==> flow/design.v <==
module Division(
	input         clock,
	input         start,
	input  [31:0] a,
	input  [31:0] b,
	output [31:0] q,
	output [31:0] r
);
reg [31:0] r,q,rs;
reg [6:0] i;
always @ (posedge clock) begin
	if(start) begin
		q<=0;i<=31; r<=0;rs<=0;
	end else
	if(i<60) begin
		begin
			rs= 2* r + a[i];
			if(rs<b) begin
				q[i]=0;r=rs; i=i-1;
			end else
				begin
					q[i]=1;r=rs-b; i=i-1;
				end
		end
	end
end
endmodule
# Tool chain data of Division
# Tool output for the design above, in the order of the flow.
# Line numbers count from 1 in the design file above.
# Operators: Yosys type, input widths -> output width; for muxes data width and select width s.
# Library cell names are shortened.
# Not given: --
# design
design	Division
clk_port	clock
lib	sky130hd
lib_corner	tt_025C_1v80

# Word-level counts
# Yosys after proc, flatten, opt, wreduce and memory -nomap, before mapping. Enables and synchronous resets that opt folds into registers are not counted as muxes. Memory bits, and registers merged into a memory's read port (data or address), are not among the register bits. Print and check cells are not counted. Equal cells are merged and count once.
# op_classes
addsub	4
n_mul	0
n_div	0
n_cmp	2
equal	0
shift	3
n_mux	2
logic	4
reduce_logical	0
# op_table
op	count
$shift 1x8->32 const A	2
$or 32x32->32	2
$mux 32	2
$add 32x1->32	1
$sub 32x32->32	1
$lt 32x32->1	1
$and 32x32->32	1
$shiftx 32x7->1	1
$not 32->32	1
$neg 7->8	1
$sub 7x1->7 const B	1
$lt 7x6->1 const B	1
# bits
register_bits	71
latch_bits	0
mem_bits_rw	0
mem_bits_ro	0
clocked_rd_ports_x_width	0
memories	0
input_bits	66
output_inout_bits	64
wordCells	18

# Longest topological paths
# Longest topological path by Yosys (ltp), each cell counted once; first at word level (registers and memories cut), then after technology mapping (sequential cells cut; the memories' decode and read muxes count).
# logic_depth
ltp_word	6
ABC_AREA	0
ltp_mapped	15
mapped_depth_nobuf	13

# Netlist
# Yosys stat after the flow's synthesis: flattened, memories mapped to cells. It holds for the ABC_AREA given above (unset counts as 0); a run with the other value may have another netlist.
# types
type	count
dfxtp_1	71
ha_1	33
nor2_1	96
a211oi_1	42
nand2_1	79
a21oi_1	54
mux4_2	10
o21ai_0	36
xnor2_1	20
a311oi_1	19
inv_1	43
clkbuf_1	32
xor2_1	10
o211ai_1	10
and3_1	11
nand3_1	12
mux2i_1	5
nand2b_1	8
# Not listed: further types 37, cells in them 94.
# synth_totals
mapped_cells	685
mapped_area_um2	5183.7
ffs	71
buffers	41

# Worst setup path after synthesis
# Path of least setup slack by OpenSTA after synthesis, without wires, with an ideal clock, recovery checks aside; 20% of the period is set as input and as output delay. Where synthesis merged equal registers, the netlist keeps one of their names.
# synth_timing
path_kind	reg-to-reg
startpoint	reg i[0]
endpoint	reg r[7]
tclk_ps	4800
setup_ps	91
arrival_ps	3879
required_time_ps	4709
slack_ps	830
path_delay_ps	3970
stages	16
path_buffers	3
synth_period_reached_ps	3970
# "path_delay_ps" is the arrival time less input delay plus setup time.
# "stages" counts driving pins, that of a launching flip-flop among them; a cell with two outputs on the path counts twice.
# "synth_period_reached_ps" = period - worst setup slack (recovery checks aside). The figure is calculated, with input and output delays left at 20% of the set period.
# Between the ends stands the longest chain of elaborated cells between them, by number of cells; it is not shown to be the way that was timed. Of several equally long chains one is given.
# A line is the first line of the expression or statement that the cell stems from. Yosys adds cells for indexed reads and writes and turns some case tables into memories.
# At most two assigning lines are given for a register; there are more.
# synth_via
cell_sequence	dfxtp_1 -> buf_1 -> mux4_2 -> mux4_2 -> mux2i_1 -> ha_1 -> fa_1 -> nand2b_1 -> a211oi_1 -> o21ai_1 -> a311o_1 -> a21o_1 -> buf_2 -> buf_2 -> nand2_1 -> a311oi_1
elab_chain_len	4
# synth_lines
item	line	rtl
from (decl)	10	reg [6:0] i;
from (assign)	13	q<=0;i<=31; r<=0;rs<=0;
from (assign)	19	q[i]=0;r=rs; i=i-1;
$shiftx 32x7->1	17	rs= 2* r + a[i];
$add 32x1->32	17
$sub 32x32->32	22	q[i]=1;r=rs-b; i=i-1;
$mux 32	18	if(rs<b) begin
to (assign)	19
to (assign)	22
to (decl)	7	output [31:0] r

# Path in the finished layout
# From the final timing report of entry A: the path of least setup slack in the routed layout; clock arrival at registers is part of the times.
# The path's times are printed in steps of 10 ps; the period is the one set.
# layout_timing
path_kind	input-to-reg
startpoint	in a[15]
endpoint	reg r[21]
tclk_ps	4190
in_delay_ps	840
setup_ps	80
arrival_ps	4650
required_time_ps	4470
slack_ps	-170
stages	15
path_buffers	3
# Between the ends stands the longest chain of elaborated cells between them, by number of cells; it is not shown to be the way that was timed. Of several equally long chains one is given.
# At most two assigning lines are given for a register; there are more.
# layout_via
cell_sequence	clkdlybuf4s50_1 -> mux4_2 -> mux4_2 -> mux2i_2 -> ha_2 -> nand2b_1 -> a21oi_1 -> o211ai_1 -> buf_4 -> o311ai_0 -> a21oi_1 -> buf_4 -> mux2i_1 -> nand3_1 -> a211oi_1
elab_chain_len	4
# layout_lines
item	line	rtl
from (decl)	4	input [31:0] a,
$shiftx 32x7->1	17	rs= 2* r + a[i];
$add 32x1->32	17
$sub 32x32->32	22	q[i]=1;r=rs-b; i=i-1;
$mux 32	18	if(rs<b) begin
to (assign)	19	q[i]=0;r=rs; i=i-1;
to (assign)	22
to (decl)	7	output [31:0] r

# Below are 2 stored runs of the flow (Yosys, OpenROAD; platform sky130hd) on Division, each with its settings and what was measured, unordered. Constraints: input delay and output delay 20% of the set period each, output load 0.01 pF.
# "clock_period_reached_ps" is the run's clock period less its worst setup slack. It is reckoned from that one timing run; input and output delays stay at 20% of the period that was set.
# "critical_path_time_ps": the worst setup path's part of the clock period (all of it between registers, 20% less for each end at a port) less its slack. A launch clock that arrives late makes it longer, a capture clock that arrives late makes it shorter.
# "power_mw" rests on the timing tool's default activity at the inputs, not on a simulated workload.
# "critical_path_time_ps" is known to 10 ps.
# A setting shown as . is not set for that run.
item,entry A,entry B
period_ns,4.19,4.38
CORE_UTILIZATION,62,26
CAP_MARGIN,20,25
CORE_MARGIN,2,2
SLEW_MARGIN,20,20
SETUP_SLACK_MARGIN,.,-0.02
PLACE_DENSITY_LB_ADDON,.,0.26
CELL_PAD_IN_SITES_DETAIL_PLACEMENT,.,1
GPL_TIMING_DRIVEN,.,1
GPL_ROUTABILITY_DRIVEN,.,0
CTS_CLUSTER_SIZE,.,23
CTS_CLUSTER_DIAMETER,.,261
yosys_chip_area_um2,5183.7,5183.7
die_um2,9107.8,21083.0
layout_utilization_frac,0.869,0.368
ws_setup_ps,-175,236
hold_worst_slack_ps,493,491
power_mw,1.591,1.684
clock_period_reached_ps,4365,4144
critical_path_time_ps,3530,3270
critical_path_type,input-to-reg,input-to-reg
